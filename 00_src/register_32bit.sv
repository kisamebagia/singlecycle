==> flow/design.v <==
module dff_1bit (
    input  logic i_clk,
    input  logic i_reset,   
    input  logic i_d,
    output logic o_q
);
    always_ff @(posedge i_clk or negedge i_reset) begin
        if (!i_reset) begin 
            o_q <= 1'b0;
        end else begin
            o_q <= i_d;
        end
    end
endmodule
module dff_en_1bit (
    input  logic i_clk,
    input  logic i_reset,  
    input  logic i_en,
    input  logic i_d,
    output logic o_q
);
    logic q_reg;  
    logic d_mux; 
    mux2to1_1bit en_mux (
        .i_data0(q_reg),
        .i_data1(i_d),
        .i_sel(i_en),
        .o_data(d_mux)
    );
    dff_1bit dff (
        .i_clk(i_clk),
        .i_reset(i_reset),
        .i_d(d_mux),
        .o_q(q_reg)       
    );
    assign o_q = q_reg;
endmodule
module mux2to1_1bit (
    input  logic i_data0,
    input  logic i_data1,
    input  logic i_sel,
    output logic o_data
);
    logic sel_n, and0, and1;
    assign sel_n = ~i_sel;
    assign and0 = sel_n & i_data0;
    assign and1 = i_sel & i_data1;
    assign o_data = and0 | and1;
endmodule
module register_32bit (
    input  logic        i_clk,
    input  logic        i_reset,
    input  logic        i_en,
    input  logic [31:0] i_d,
    output logic [31:0] o_q
);
    genvar i;
    generate
        for (i = 0; i < 32; i = i + 1) begin : dff_array
            dff_en_1bit dff (
                .i_clk(i_clk),
                .i_reset(i_reset),
                .i_en(i_en),
                .i_d(i_d[i]),
                .o_q(o_q[i])
            );
        end
    endgenerate
endmodule
# Tool chain data of register_32bit
# Tool output for the design above, in the order of the flow.
# Lines are those of the file above, counted from 1.
# Operators: Yosys type, input widths -> output width; for muxes data width and select width s.
# Not given: -
[setup]
top_module = "register_32bit"
clock = "i_clk"
cell_library = "sky130hd"
lib_corner = "tt_025C_1v80"

# Elaborated design
# Source: Yosys, flattened and elaborated, memories not mapped. Widths are those after wreduce; folded enables and synchronous resets count as part of the registers. Registers that Yosys merges into a memory's read port (data or address) are not register bits. Print and check cells do not count. Equal cells are merged and count once.
[classes]
n_logic = 97
[op_table]
columns = ["op", "n"]
rows = [
  ["$and 1x1->1", 64],
  ["$or 1x1->1", 32],
  ["$not 1->1", 1],
]
[word_totals]
regBits = 32
inputBits = 35
output_inout_bits = 32
word_cells = 129

# Logic depth
# Yosys ltp: most cells in a row. Word level: on the elaborated netlist, between registers, memories and ports. Mapped: between sequential cells and ports; inverters and the memories' decode and read muxes count.
[depth]
depth_word = 3
ABC_AREA = 0
depth_mapped = 3
mapped_depth_nobuf = 1

# Mapped cells and area
# The flow's flattened synthesis, as Yosys stat reports it; memories are mapped. The netlist is that of the ABC_AREA named above (0 if unset); the other value can give another one.
[synth_totals]
cell_count = 100
area_um2 = 1585.3
seqArea_um2 = 800.8
flip_flops = 32
n_buf = 36
[by_type]
columns = ["cell_type", "n", "type_area_um2"]
rows = [
  ["sky130_fd_sc_hd__dfrtp_1", 32, 800.768],
  ["sky130_fd_sc_hd__mux2_4", 30, 450.432],
  ["sky130_fd_sc_hd__buf_4", 32, 240.23],
  ["sky130_fd_sc_hd__buf_12", 3, 60.058],
  ["sky130_fd_sc_hd__mux2_2", 2, 22.522],
  ["sky130_fd_sc_hd__buf_6", 1, 11.261],
]
# The figures by module come from a second, unflattened synthesis with its own total; it is not the netlist above.
[unflattened]
hier_cells = 64
hier_area_um2 = 1281.2
# Each row is one instance without its submodules.
[by_module]
columns = ["module", "n_inst", "cells", "mod_area_um2", "mod_seq_area_um2"]
rows = [
  ["dff_1bit", 32, 1, 25.0, 25.0],
  ["mux2to1_1bit", 32, 1, 15.0, 0.0],
  ["dff_en_1bit", 32, 0, 0.0, 0.0],
  ["register_32bit", 1, 0, 0.0, 0.0],
]

# Worst setup path after synthesis
# Source: OpenSTA report_checks on the synthesized netlist (no wires, ideal clock, input and output delay 20% of the period each), path of least setup slack; recovery checks are left aside. Register names are those of the netlist, which keeps one name where synthesis merged equal registers.
[synth_timing]
path_kind = "input port to flip-flop"
from = "input port i_en"
to = "register (no name shown)"
period_ns = 1.2
input_delay_ns = 0.240
setup_ns = 0.125
launch_ns = 0.240
arrival_time_ns = 0.782
required_time_ns = 1.075
slack_ns = 0.293
path_delay_ns = 0.667
path_stages = 3
n_path_buf = 2
period_less_setup_slack_ns = 0.907
# "path_delay_ns" = arrival - input delay + setup time.
# "path_stages": output pins that drive a net of the path, with the launching flip-flop's if there is one; two outputs of one cell count as two.
# "period_less_setup_slack_ns" = period - worst setup slack (recovery checks aside). The figure is calculated, with input and output delays left at 20% of the set period.
[synth_between]
path_cell_list = "sky130_fd_sc_hd__buf_6 > sky130_fd_sc_hd__buf_12 > sky130_fd_sc_hd__mux2_4"
[synth_lines]
columns = ["item", "line_no", "source"]
rows = [
  ["start: declaration", 53, "input  logic        i_en,"],
]
# Chain of elaborated cells between the ends: none given.

# Worst path after layout
# From the final timing report of flow run 1: the path of least setup slack in the routed layout; clock arrival at registers is part of the times.
[layout_timing]
path_kind = "flip-flop to output port"
from = "register (no name shown)"
to = "output port o_q[11]"
period_ns = 0.753
out_delay_ns = 0.15
launch_ns = 0.28
arrival_time_ns = 0.81
required_time_ns = 0.60
slack_ns = -0.21
path_stages = 2
n_path_buf = 1
[layout_between]
path_cell_list = "sky130_fd_sc_hd__dfrtp_1 > sky130_fd_sc_hd__buf_6"
[layout_lines]
columns = ["item", "line_no", "source"]
rows = [
  ["end: declaration", 55, "output logic [31:0] o_q"],
]
# Chain of elaborated cells between the ends: none given.

Flow measurements of register_32bit on sky130hd: 2 stored runs with different settings, listed in no order. Input and output delays are each 20% of the period that was set; the output load is 0.01 pF.
"period_less_ws_ns" is the run's clock period less its worst setup slack. It is reckoned from that one timing run; input and output delays stay at 20% of the period that was set.
"worst_path_allowed_less_slack_ns" is the time allowed to the run's worst setup path (the clock period less input and output delay, where it has them) less its slack. Clock arrival times count: a late capture clock shortens it, a late launch clock lengthens it.
"design_power_uw": no workload was simulated; the value follows from the tool's default switching activity.

# flow run 1
==> flow/run.sh <==
#!/bin/bash
# the make line also repeats the synthesis and layout settings of config.mk as NAME=value (left out here)
make -C /OpenROAD-flow-scripts/flow DESIGN_CONFIG=/design/flow/config.mk WORK_HOME=/design/flow/orfs CLKGATE_MAP_FILE= finish
==> flow/config.mk <==
export PLATFORM = sky130hd
export DESIGN_NAME = register_32bit
export DESIGN_NICKNAME = register_32bit
export VERILOG_FILES = /design/flow/design.v
export SDC_FILE = /design/flow/constraint.sdc
export NUM_CORES = 4
export LEC_CHECK = 0
export ABC_AREA = 0
export CAP_MARGIN = 40
export CELL_PAD_IN_SITES_GLOBAL_PLACEMENT = 2
export CORE_MARGIN = 2
export CORE_UTILIZATION = 38
export GPL_TIMING_DRIVEN = 1
export PLACE_DENSITY = 0.78
export SETUP_SLACK_MARGIN = -0.03
export SLEW_MARGIN = 20
export TNS_END_PERCENT = 90
==> flow/constraint.sdc <==
create_clock -name core_clock -period 0.753 [get_ports {i_clk}]
set_input_delay 0.1506 -clock core_clock [delete_from_list [all_inputs] [get_ports {i_clk}]]
set_output_delay 0.1506 -clock core_clock [all_outputs]
set_load 0.01 [all_outputs]

==> flow run 1: results <==
yosys_chip_area_um2=1585.3
design_power_uw=4379
worst_path_allowed_less_slack_ns=0.81
timing.worst_path_kind="flip-flop to output port"
finish.stdcell_area_um2=2184.6
timing.setup.tns_ns=-8.480
dieArea_um2=4704.6
period_less_ws_ns=0.962
final_setup_ws_ns=-0.209

# flow run 2
==> flow/run.sh <==
#!/bin/bash
# the make line also repeats the synthesis and layout settings of config.mk as NAME=value (left out here)
make -C /OpenROAD-flow-scripts/flow DESIGN_CONFIG=/design/flow/config.mk WORK_HOME=/design/flow/orfs CLKGATE_MAP_FILE= finish
==> flow/config.mk <==
export PLATFORM = sky130hd
export DESIGN_NAME = register_32bit
export DESIGN_NICKNAME = register_32bit
export VERILOG_FILES = /design/flow/design.v
export SDC_FILE = /design/flow/constraint.sdc
export NUM_CORES = 4
export LEC_CHECK = 0
export ABC_AREA = 1
export CAP_MARGIN = 20
export CELL_PAD_IN_SITES_DETAIL_PLACEMENT = 1
export CORE_ASPECT_RATIO = 0.92
export CORE_MARGIN = 2
export CORE_UTILIZATION = 39
export CTS_CLUSTER_SIZE = 84
export HOLD_SLACK_MARGIN = 0.06
export PLACE_DENSITY = 0.72
export SETUP_SLACK_MARGIN = 0.29
export SLEW_MARGIN = 20
export TNS_END_PERCENT = 75
==> flow/constraint.sdc <==
create_clock -name core_clock -period 1.3 [get_ports {i_clk}]
set_input_delay 0.2600 -clock core_clock [delete_from_list [all_inputs] [get_ports {i_clk}]]
set_output_delay 0.2600 -clock core_clock [all_outputs]
set_load 0.01 [all_outputs]

==> flow run 2: results <==
yosys_chip_area_um2=1532.7
design_power_uw=2459
worst_path_allowed_less_slack_ns=0.80
timing.worst_path_kind="flip-flop to output port"
finish.stdcell_area_um2=2202.1
timing.setup.tns_ns=0.000
dieArea_um2=4448.1
period_less_ws_ns=1.058
final_setup_ws_ns=0.242
